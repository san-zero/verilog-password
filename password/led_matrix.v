==> flow/design.v <==
module led_matrix(
	row, column, count_down, counter, switch,
	clk, rst
	);
output reg [7:0] row, column;
input switch, clk, rst;
input [3:0] count_down, counter;
reg [3:0] state;
assign displaySwitch = ~switch;
parameter one = 4'd1, two = 4'd2, three = 4'd3, four = 4'd4, five = 4'd5;
always@(posedge clk or negedge rst)
begin
	if(~rst)begin
		state <= 4'd0;
		row <= 8'b1111_1110;
	end
	else begin
		row <= {row[6:0], row[7]};
		if(displaySwitch) 
			state <= count_down;
		else  
			state <= counter;
	end
end
always@(row,state)
begin
	if(state == one)begin
		case(row)
		8'b0111_1111 : column <= ~8'b00001000;
		8'b1011_1111 : column <= ~8'b00011000;
		8'b1101_1111 : column <= ~8'b00001000;
		8'b1110_1111 : column <= ~8'b00001000;
		8'b1111_0111 : column <= ~8'b00001000;
		8'b1111_1011 : column <= ~8'b00001000;
		8'b1111_1101 : column <= ~8'b00001000;
		8'b1111_1110 : column <= ~8'b00011100;
		default : column <= 8'b0;
		endcase
	end	
	else if(state == two) begin
		case(row)
		8'b0111_1111 : column <= ~8'b00111000;
		8'b1011_1111 : column <= ~8'b01000100;
		8'b1101_1111 : column <= ~8'b00000100;
		8'b1110_1111 : column <= ~8'b00000100;
		8'b1111_0111 : column <= ~8'b00111000;
		8'b1111_1011 : column <= ~8'b01000000;
		8'b1111_1101 : column <= ~8'b01000000;
		8'b1111_1110 : column <= ~8'b01111100;
		default : column <= 8'b0;
		endcase
	end	
	else if(state == three) begin
		case(row)
		8'b0111_1111 : column <= ~8'b00111110;
		8'b1011_1111 : column <= ~8'b00000010;
		8'b1101_1111 : column <= ~8'b00000100;
		8'b1110_1111 : column <= ~8'b00001100;
		8'b1111_0111 : column <= ~8'b00000010;
		8'b1111_1011 : column <= ~8'b00000010;
		8'b1111_1101 : column <= ~8'b00100010;
		8'b1111_1110 : column <= ~8'b00011100;
		default : column <= 8'b0;
		endcase
	end	
	else if(state == four) begin
		case(row)
		8'b0111_1111 : column <= ~8'b00100100;
		8'b1011_1111 : column <= ~8'b00100100;
		8'b1101_1111 : column <= ~8'b00100100;
		8'b1110_1111 : column <= ~8'b00100100;
		8'b1111_0111 : column <= ~8'b00111110;
		8'b1111_1011 : column <= ~8'b00000100;
		8'b1111_1101 : column <= ~8'b00000100;
		8'b1111_1110 : column <= ~8'b00000100;
		default : column <= 8'b0;
		endcase
	end	
	else if(state == five) begin
		case(row)
		8'b0111_1111 : column <= ~8'b00111110;
		8'b1011_1111 : column <= ~8'b00100000;
		8'b1101_1111 : column <= ~8'b00100000;
		8'b1110_1111 : column <= ~8'b00111100;
		8'b1111_0111 : column <= ~8'b00000010;
		8'b1111_1011 : column <= ~8'b00000010;
		8'b1111_1101 : column <= ~8'b00100010;
		8'b1111_1110 : column <= ~8'b00011100;
		default : column <= 8'b0;
		endcase
	end		
	else  begin
		case(row)
		8'b0111_1111 : column <= ~8'b11111111;
		8'b1011_1111 : column <= ~8'b10000001;
		8'b1101_1111 : column <= ~8'b10000001;
		8'b1110_1111 : column <= ~8'b10000001;
		8'b1111_0111 : column <= ~8'b10000001;
		8'b1111_1011 : column <= ~8'b10000001;
		8'b1111_1101 : column <= ~8'b10000001;
		8'b1111_1110 : column <= ~8'b11111111;
		default : column <= 8'b0;
		endcase
	end
end		
endmodule	
**Tool chain data of led_matrix**

What the tools print for led_matrix, step after step.
Line numbers count from 1 in the design file above.
A cell with -- has no value.

- Top module: led_matrix
- Clock: clk
- Cell library: sky130hd
- Corner: tt_025C_1v80

**After elaboration**

Yosys after proc, flatten, opt, wreduce and memory -nomap, before mapping. Enables and synchronous resets that opt folds into registers are not counted as muxes. Memory bits, and registers merged into a memory's read port (data or address), are not among the register bits. Print and check cells are not counted. Equal cells are merged and count once.

- Register bits: 12
- Cells after elaboration: 37

- Muxes and demuxes: 12
- Eq/ne operators: 13
- Reduce/logical cells: 10

Operators with widths:

| kind | number |
|---|---|
| parallel mux 8 bit (select 6 bit) | 2 |
| equality test 8 bit with constant B | 7 |
| parallel mux 8 bit (select 3 bit) | 2 |
| parallel mux 8 bit (select 5 bit) | 1 |
| two-way mux 8 bit | 5 |
| OR reduction 6 bit | 2 |
| OR reduction 2 bit | 5 |
| equality test 4 x 2 -> 1 bit with constant B | 2 |
| equality test 4 x 3 -> 1 bit with constant B | 2 |
| equality test 8 x 7 -> 1 bit with constant B | 1 |
| two-way mux 7 bit | 1 |
| OR reduction 3 bit | 2 |
| equality test 4 x 1 -> 1 bit with constant B | 1 |
| OR reduction 4 bit | 1 |
| two-way mux 4 bit | 1 |

**Longest topological paths**

Depth = most cells in a row (Yosys ltp): at word level without a register or memory, in the mapped netlist without a sequential cell, where the memories' decode and read muxes count.

- Depth after elaboration: 8
- ABC_AREA: 1
- Gate-level depth with buffers: 13
- Depth with buffers taken out: 13

**After synthesis**

Yosys stat after the flow's synthesis: flattened, memories mapped to cells. It holds for the ABC_AREA given above (unset counts as 0); a run with the other value may have another netlist.
Totals and module areas in this step are rounded.

Cell types:

| cell type | number | area in all (um^2) |
|---|---|---|
| sky130_fd_sc_hd__dfstp_2 | 7 | 183.926 |
| sky130_fd_sc_hd__nand2_1 | 36 | 135.13 |
| sky130_fd_sc_hd__dfrtp_1 | 5 | 125.12 |
| sky130_fd_sc_hd__inv_1 | 22 | 82.579 |
| sky130_fd_sc_hd__nor2_1 | 16 | 60.058 |
| sky130_fd_sc_hd__nand2_2 | 8 | 50.048 |
| sky130_fd_sc_hd__nand3_1 | 10 | 50.048 |
| sky130_fd_sc_hd__nand3_2 | 5 | 50.048 |
| sky130_fd_sc_hd__mux2_2 | 4 | 45.043 |
| sky130_fd_sc_hd__a21oi_1 | 6 | 30.029 |
| sky130_fd_sc_hd__nor2_4 | 2 | 22.522 |
| sky130_fd_sc_hd__nor3_1 | 4 | 20.019 |
| sky130_fd_sc_hd__nand4_1 | 3 | 18.768 |
| sky130_fd_sc_hd__nor3_4 | 1 | 16.266 |
| sky130_fd_sc_hd__o21ai_0 | 3 | 15.014 |
| sky130_fd_sc_hd__nor2_2 | 2 | 12.512 |
| sky130_fd_sc_hd__nand2_4 | 1 | 11.261 |
| sky130_fd_sc_hd__nand3b_2 | 1 | 11.261 |

Other cell types: 9; their cells: 9.

- Flip-flop cells: 12
- Synthesis area: 1000 um^2
- Area of sequential cells: 310 um^2
- Cells in the netlist: 145
- Buffer cells: 1

**Timing after synthesis**

Source: OpenSTA report_checks on the synthesized netlist (no wires, ideal clock, input and output delay 20% of the period each), path of least setup slack; recovery checks are left aside. Register names are those of the netlist, which keeps one name where synthesis merged equal registers.

- Kind: flip-flop to output port
- From: reg row[1]
- To: out column[5]
- Delay of the path: 1.634 ns
- Time at the first pin: 0.000 ns
- Buffers on the path: 0
- Setup slack: 0.694 ns
- Driving pins on the path: 13
- Clock period: 2.91 ns
- Data required time: 2.328 ns
- Data arrival time: 1.634 ns
- Period reached after synthesis: 2.216 ns

"delay of the path" = arrival - input delay + setup time.
At an output port there is no setup time.
"driving pins on the path": output pins that drive a net of the path, with the launching flip-flop's if there is one; two outputs of one cell count as two.
"period reached after synthesis" = period - worst setup slack (recovery checks aside). The figure is calculated, with input and output delays left at 20% of the set period.
Between the ends stands the longest chain of elaborated cells between them, by number of cells; it is not shown to be the way that was timed. Of several equally long chains one is given.
A line is the first line of the expression or statement that the cell stems from. Yosys adds cells for indexed reads and writes and turns some case tables into memories.

- Cells stage by stage: sky130_fd_sc_hd__dfstp_2 -> sky130_fd_sc_hd__nand2_2 -> sky130_fd_sc_hd__nor2_4 -> sky130_fd_sc_hd__nand3b_2 -> sky130_fd_sc_hd__nand2_2 -> sky130_fd_sc_hd__nor2_2 -> sky130_fd_sc_hd__nand2_4 -> sky130_fd_sc_hd__nand2_2 -> sky130_fd_sc_hd__nand2_2 -> sky130_fd_sc_hd__nand3_2 -> sky130_fd_sc_hd__nand2_1 -> sky130_fd_sc_hd__nand2_1 -> sky130_fd_sc_hd__a21oi_2
- Cells in the longest elaborated chain: 8
- Elaborated cells between the ends (all ways): 29

Ends and longest elaborated chain, post-synthesis:

| element | RTL line | source |
|---|---|---|
| start: declaration | 5 | `output reg [7:0] row, column;` |
| start: assignment | 15 | `row <= 8'b1111_1110;` |
| start: assignment | 18 | `row <= {row[6:0], row[7]};` |
| equality test 8 bit | 93 | `case(row)` |
| OR reduction 6 bit | -- |  |
| two-way mux 7 bit | 93 |  |
| two-way mux 8 bit | 79 | `else if(state == five) begin` |
| two-way mux 8 bit | 66 | `else if(state == four) begin` |
| two-way mux 8 bit | 53 | `else if(state == three) begin` |
| two-way mux 8 bit | 40 | `else if(state == two) begin` |
| two-way mux 8 bit | 27 | `if(state == one)begin` |
| end: declaration | 5 |  |

Wiki page: led_matrix / flow data

Module led_matrix, platform sky130hd: 2 stored runs of the flow (Yosys, OpenROAD) with differing settings, in no particular order. Input and output delays are each 20% of the period that was set; the output load is 0.01 pF.
Settings: n/a = not set for that run.

| setting or result | job 1 | job 2 |
|---|---|---|
| period_ns | 2.36 | 2.73 |
| CORE_UTILIZATION | 41 | 44 |
| SETUP_SLACK_MARGIN | -0.18 | 0.2 |
| PLACE_DENSITY_LB_ADDON | 0.05 | 0.14 |
| HOLD_SLACK_MARGIN | 0.02 | n/a |
| CORE_ASPECT_RATIO | 1.7 | n/a |
| CELL_PAD_IN_SITES_GLOBAL_PLACEMENT | 3 | n/a |
| ABC_AREA | 1 | 1 |
| GPL_TIMING_DRIVEN | 1 | 0 |
| GPL_ROUTABILITY_DRIVEN | 1 | n/a |
| CTS_CLUSTER_SIZE | 43 | 84 |
| CAP_MARGIN | 20 | 20 |
| CORE_MARGIN | 2 | 5 |
| SLEW_MARGIN | 20 | 20 |
| CELL_PAD_IN_SITES_DETAIL_PLACEMENT | n/a | 2 |

Job 1: no final report: placement broke off with FLW-0024
Job 2: no final report: placement broke off with DPL-0033
